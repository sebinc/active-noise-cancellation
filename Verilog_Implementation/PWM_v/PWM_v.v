==> flow/design.v <==
`timescale 1ns / 1ps
module PWM_v(
    input Clk_pwm,
    output PwmSig,
    input [9:0] SigVec
    );
wire [10:0] SigProc;
wire pwm_on;
wire pwm_off;
reg [10:0] ClkCount;
initial begin
 ClkCount = 11'b 0;
end
always @(posedge Clk_pwm)
begin
	ClkCount <= ClkCount + 1'b 1;
end
assign SigProc = {SigVec[9:0], 1'b 0};
assign pwm_on = ClkCount[0] & ClkCount[1] & ClkCount[2] & ClkCount[3] & ClkCount[4] & ClkCount[5] & ClkCount[6] & ClkCount[7] & ClkCount[8] & ClkCount[9] & ClkCount[10];
Signal_compare PWM_sig (
    .R(SigProc), 
    .C(ClkCount), 
    .Result(pwm_off)
    );
RS_FF PWM_FF (
    .R(pwm_off), 
    .S(pwm_on), 
    .Clk(Clk_pwm), 
    .Q(PwmSig)
    ); 
endmodule
`timescale 1ns / 1ps
module RS_FF(
       input R,
		 input S,
		 input Clk,
		 output Q
    );
reg Q1;
initial begin
   Q1 = 1'b 0;
end
assign Q = Q1;
always @(posedge Clk)
begin
   case({S,R})
	{1'b 0, 1'b 1}: begin Q1 = 1'b 0;end
	{1'b 1, 1'b 0}: begin Q1 = 1'b 1;end
	{1'b 1, 1'b 1}: begin Q1 = 1'b 0;end
	endcase
end
endmodule
`timescale 1ns / 1ps
module Signal_compare(
		input [10:0] R,
		input [10:0] C,
		output Result
    );
wire w0 = ~(R[0] ^ C[0]);
wire w1 = ~(R[1] ^ C[1]);
wire w2 = ~(R[2] ^ C[2]);
wire w3 = ~(R[3] ^ C[3]);
wire w4 = ~(R[4] ^ C[4]);
wire w5 = ~(R[5] ^ C[5]);
wire w6 = ~(R[6] ^ C[6]);
wire w7 = ~(R[7] ^ C[7]);
wire w8 = ~(R[8] ^ C[8]);
wire w9 = ~(R[9] ^ C[9]);
wire w10 = ~(R[10] ^ C[10]);
assign Result = w0 & w1 & w2 & w3 & w4 & w5 & w6 & w7 & w8 & w9 & w10;
endmodule
---- Tool chain data of PWM_v ----
What the tools print for PWM_v, step after step.
Line numbers count from 1 in the design file above.
Cell names lack the library's common part.
The mark -- stands for no value.
design
  top ..................................... PWM_v
  clock ................................... Clk_pwm
  standard-cell library ................... sky130hd
  library corner .......................... tt_025C_1v80

---- Word-level counts ----
Yosys after proc, flatten, opt, wreduce and memory -nomap, before mapping. Memory bits, and registers merged into a memory's read port (data or address), are not among the register bits. Print and check cells are not counted. Equal cells are merged and count once.
operators by class
  add/subtract/negate cells ............... 1
  $mul .................................... 0
  divide/modulo/power cells ............... 0
  order comparisons ....................... 0
  equal/unequal tests ..................... 3
  shift-type cells ........................ 0
  mux-type cells .......................... 1
  bitwise logic cells ..................... 41
  reductions and logical operators ........ 2
operators by type and width
  kind                                                      count
  1-bit bitwise AND                                         20
  1-bit inverter                                            11
  11-bit by 1-bit adder with 11-bit output with constant B  1
  1-bit XOR                                                 10
  2-bit == test with constant B                             2
  2-bit by 1-bit == test with 1-bit output with constant B  1
  2-bit nonzero test                                        1
  2-bit OR reduction                                        1
  1-bit case mux with 2-bit select                          1
storage and ports
  register bits after elaboration ......... 12
  latch bits .............................. 0
  RAM bits ................................ 0
  memory bits (read-only) ................. 0
  word width x clocked read ports ......... 0
  memories ................................ 0
  input port bits ......................... 11
  output and inout bits ................... 1
  word-level cells ........................ 50

---- Longest topological paths ----
Longest topological path by Yosys (ltp), each cell counted once; first at word level (registers and memories cut), then after technology mapping (sequential cells cut; the memories' decode and read muxes count).
depth
  word-level depth ........................ 15
  ABC_AREA ................................ 0
  depth in mapped cells ................... 5
  mapped depth without buffers ............ 4

---- Netlist ----
Source: synth_stat.txt of the flow (Yosys; design flattened, memories mapped). It holds for the ABC_AREA given above (unset counts as 0); a run with the other value may have another netlist.
cell types
  cell      count  area in all (µm²)
  dfxtp_1   11     220.211
  xor2_1    12     105.101
  xnor2_1   6      52.55
  edfxtp_1  1      30.029
  ha_1      2      25.024
  nand4_1   4      25.024
  nand3_1   3      15.014
  nor4_1    2      12.512
  nand2_1   3      11.261
  and4_2    1      10.01
  and2_4    1      8.758
  and2_2    1      7.507
  nor2_1    2      7.507
  clkbuf_2  1      5.005
  nor3_1    1      5.005
  o21ai_0   1      5.005
  inv_1     1      3.754
synthesis totals
  cell count .............................. 53
  mapped area ............................. 549.3 µm²
  sequential area ......................... 250.2 µm²
  flip-flops .............................. 12
  buffers ................................. 1
The figures by module come from a second, unflattened synthesis with its own total; it is not the netlist above.
second synthesis, totals
  cell total of the unflattened synthesis .. 54
  area (unflattened synthesis) ............ 573.0 µm²
Rows give one instance, submodules left out.
modules
  module          instances  cells  area (µm²)  sequential area (µm²)
  PWM_v           1          36     409.1       220.2
  Signal_compare  1          15     123.9       0.0
  RS_FF           1          3      40.0        30.0

---- Worst setup path after synthesis ----
Source: OpenSTA report_checks on the synthesized netlist (no wires, ideal clock, input and output delay 20% of the period each), path of least setup slack; recovery checks are left aside. Register names are those of the netlist, which keeps one name where synthesis merged equal registers.
path post-synthesis
  path type ............................... register to register
  from .................................... reg ClkCount[7]
  to ...................................... reg PWM_FF.Q1
  period .................................. 1.31 ns
  setup time .............................. 0.310 ns
  time at the first pin ................... 0.000 ns
  arrival ................................. 0.925 ns
  data required time ...................... 1.000 ns
  path slack .............................. 0.075 ns
  delay of the path ....................... 1.235 ns
  stages .................................. 5
  path buffers ............................ 0
  period reached after synthesis .......... 1.235 ns
"delay of the path" is the arrival time less input delay plus setup time.
"stages": output pins that drive a net of the path, with the launching flip-flop's if there is one; two outputs of one cell count as two.
"period reached after synthesis" is the clock period less the worst setup slack; recovery checks do not enter. This is arithmetic on one report: input and output delays are still those of the set period (20% each).
Between the ends stands the longest chain of elaborated cells between them, by number of cells; it is not shown to be the way that was timed. Of several equally long chains one is given.
Each line given opens the expression or statement behind the cell; cells for indexed reads and writes are added by Yosys, which also makes memories of some case tables.
At most two assigning lines are given for a register; there are more.
Only ways into the end's enable, where the timed path ends, are counted here.
on the way, post-synthesis
  cells stage by stage .................... dfxtp_1 > xor2_1 > nor4_1 > nand3_1 > o21ai_0
  cells in the longest elaborated chain ... 9
  elaborated cells between the ends (all ways) .. 15
  RTL lines with such cells ............... 4
  those cells by class .................... eq/ne: 3; logic: 10; reduce/logical: 2
ends and longest elaborated chain, post-synthesis
  element                                   RTL line  text
  start: declaration                        10        reg [10:0] ClkCount;
  start: assignment                         16        ClkCount <= ClkCount + 1'b 1;
  1-bit XOR                                 66        wire w7 = ~(R[7] ^ C[7]);
  1-bit inverter                            66
  1-bit bitwise AND x4                      70        assign Result = w0 & w1 & w2 & w3 & w4 & w5 & w6 & w7 & w8 & w9 & w10;
  2-bit by 1-bit == test with 1-bit output  46        case({S,R})
  2-bit OR reduction                        --
  2-bit nonzero test                        --
  end: assignment                           47        {1'b 0, 1'b 1}: begin Q1 = 1'b 0;end
  end: assignment                           48        {1'b 1, 1'b 0}: begin Q1 = 1'b 1;end
  end: declaration                          39        reg Q1;

---- Timing after layout ----
From the final timing report of stored run 2: the path of least setup slack in the routed layout; clock arrival at registers is part of the times.
path post-layout
  path type ............................... register to register
  from .................................... reg ClkCount[9]
  to ...................................... reg PWM_FF.Q1
  period .................................. 1.41 ns
  setup time .............................. 0.29 ns
  time at the first pin ................... 0.27 ns
  arrival ................................. 1.38 ns
  data required time ...................... 1.40 ns
  path slack .............................. 0.02 ns
  stages .................................. 5
  path buffers ............................ 0
Between the ends stands the longest chain of elaborated cells between them, by number of cells; it is not shown to be the way that was timed. Of several equally long chains one is given.
At most two assigning lines are given for a register; there are more.
Only ways into the end's enable, where the timed path ends, are counted here.
on the way, post-layout
  cells stage by stage .................... dfxtp_2 > xor2_2 > nor4_2 > nand3_1 > o21ai_1
  cells in the longest elaborated chain ... 7
  elaborated cells between the ends (all ways) .. 11
  RTL lines with such cells ............... 4
  those cells by class .................... eq/ne: 3; logic: 6; reduce/logical: 2
ends and longest elaborated chain, post-layout
  element                                   RTL line  text
  start: declaration                        10        reg [10:0] ClkCount;
  start: assignment                         16        ClkCount <= ClkCount + 1'b 1;
  1-bit XOR                                 68        wire w9 = ~(R[9] ^ C[9]);
  1-bit inverter                            68
  1-bit bitwise AND x2                      70        assign Result = w0 & w1 & w2 & w3 & w4 & w5 & w6 & w7 & w8 & w9 & w10;
  2-bit by 1-bit == test with 1-bit output  46        case({S,R})
  2-bit OR reduction                        --
  2-bit nonzero test                        --
  end: assignment                           47        {1'b 0, 1'b 1}: begin Q1 = 1'b 0;end
  end: assignment                           48        {1'b 1, 1'b 0}: begin Q1 = 1'b 1;end
  end: declaration                          39        reg Q1;

Wiki page: PWM_v / flow data

Below are 2 stored runs of the flow (Yosys, OpenROAD; platform sky130hd) on PWM_v, each with its settings and what was measured, unordered. Constraints: input delay and output delay 20% of the set period each, output load 0.01 pF.
"achieved clock period (ns)" is the run's clock period less its worst setup slack. It is reckoned from that one timing run; input and output delays stay at 20% of the period that was set.
"worst setup path time (ns)": the worst setup path's part of the clock period (all of it between registers, 20% less for each end at a port) less its slack. A launch clock that arrives late makes it longer, a capture clock that arrives late makes it shorter.
"finish__power__total": no workload was simulated; the value follows from the tool's default switching activity.

Flow files of stored run 1
==> flow/run.sh <==
#!/bin/bash
# the make line also repeats the synthesis and layout settings of config.mk as NAME=value (left out here)
make -C /OpenROAD-flow-scripts/flow DESIGN_CONFIG=/design/flow/config.mk WORK_HOME=/design/flow/orfs CLKGATE_MAP_FILE= finish
==> flow/config.mk <==
export PLATFORM = sky130hd
export DESIGN_NAME = PWM_v
export DESIGN_NICKNAME = PWM_v
export VERILOG_FILES = /design/flow/design.v
export SDC_FILE = /design/flow/constraint.sdc
export NUM_CORES = 4
export LEC_CHECK = 0
export CAP_MARGIN = 20
export CELL_PAD_IN_SITES_DETAIL_PLACEMENT = 0
export CORE_ASPECT_RATIO = 1.39
export CORE_MARGIN = 2
export CORE_UTILIZATION = 64
export CTS_CLUSTER_SIZE = 32
export GPL_TIMING_DRIVEN = 0
export HOLD_SLACK_MARGIN = 0.24
export SETUP_SLACK_MARGIN = 0.09
export SLEW_MARGIN = 0
==> flow/constraint.sdc <==
create_clock -name core_clock -period 1.09 [get_ports {Clk_pwm}]
set_input_delay 0.2180 -clock core_clock [delete_from_list [all_inputs] [get_ports {Clk_pwm}]]
set_output_delay 0.2180 -clock core_clock [all_outputs]
set_load 0.01 [all_outputs]

report of stored run 1: did not finish, floorplan, PDN-0185

Flow files of stored run 2
==> flow/run.sh <==
#!/bin/bash
# the make line also repeats the synthesis and layout settings of config.mk as NAME=value (left out here)
make -C /OpenROAD-flow-scripts/flow DESIGN_CONFIG=/design/flow/config.mk WORK_HOME=/design/flow/orfs CLKGATE_MAP_FILE= finish
==> flow/config.mk <==
export PLATFORM = sky130hd
export DESIGN_NAME = PWM_v
export DESIGN_NICKNAME = PWM_v
export VERILOG_FILES = /design/flow/design.v
export SDC_FILE = /design/flow/constraint.sdc
export NUM_CORES = 4
export LEC_CHECK = 0
export ABC_AREA = 0
export CAP_MARGIN = 20
export CELL_PAD_IN_SITES_DETAIL_PLACEMENT = 2
export CORE_MARGIN = 6
export CORE_UTILIZATION = 27
export CTS_CLUSTER_DIAMETER = 361
export GPL_TIMING_DRIVEN = 0
export MIN_ROUTING_LAYER = met1
export PLACE_DENSITY_LB_ADDON = 0.25
export SETUP_SLACK_MARGIN = 0.15
export SLEW_MARGIN = 20
==> flow/constraint.sdc <==
create_clock -name core_clock -period 1.41 [get_ports {Clk_pwm}]
set_input_delay 0.2820 -clock core_clock [delete_from_list [all_inputs] [get_ports {Clk_pwm}]]
set_output_delay 0.2820 -clock core_clock [all_outputs]
set_load 0.01 [all_outputs]

report of stored run 2
yosys chip area after synthesis (um^2): 549.3
finish__design__die__area: 3261.0
finish__design__instance__area__stdcell: 822.0
finish__design__instance__utilization: 0.4515
finish__timing__setup__ws: 0.017
finish__timing__setup__tns: 0.000
finish__timing__hold__ws: 0.433
finish__power__total: 6.069e-04
achieved clock period (ns): 1.393
worst setup path time (ns): 1.39
worst setup path kind: register to register
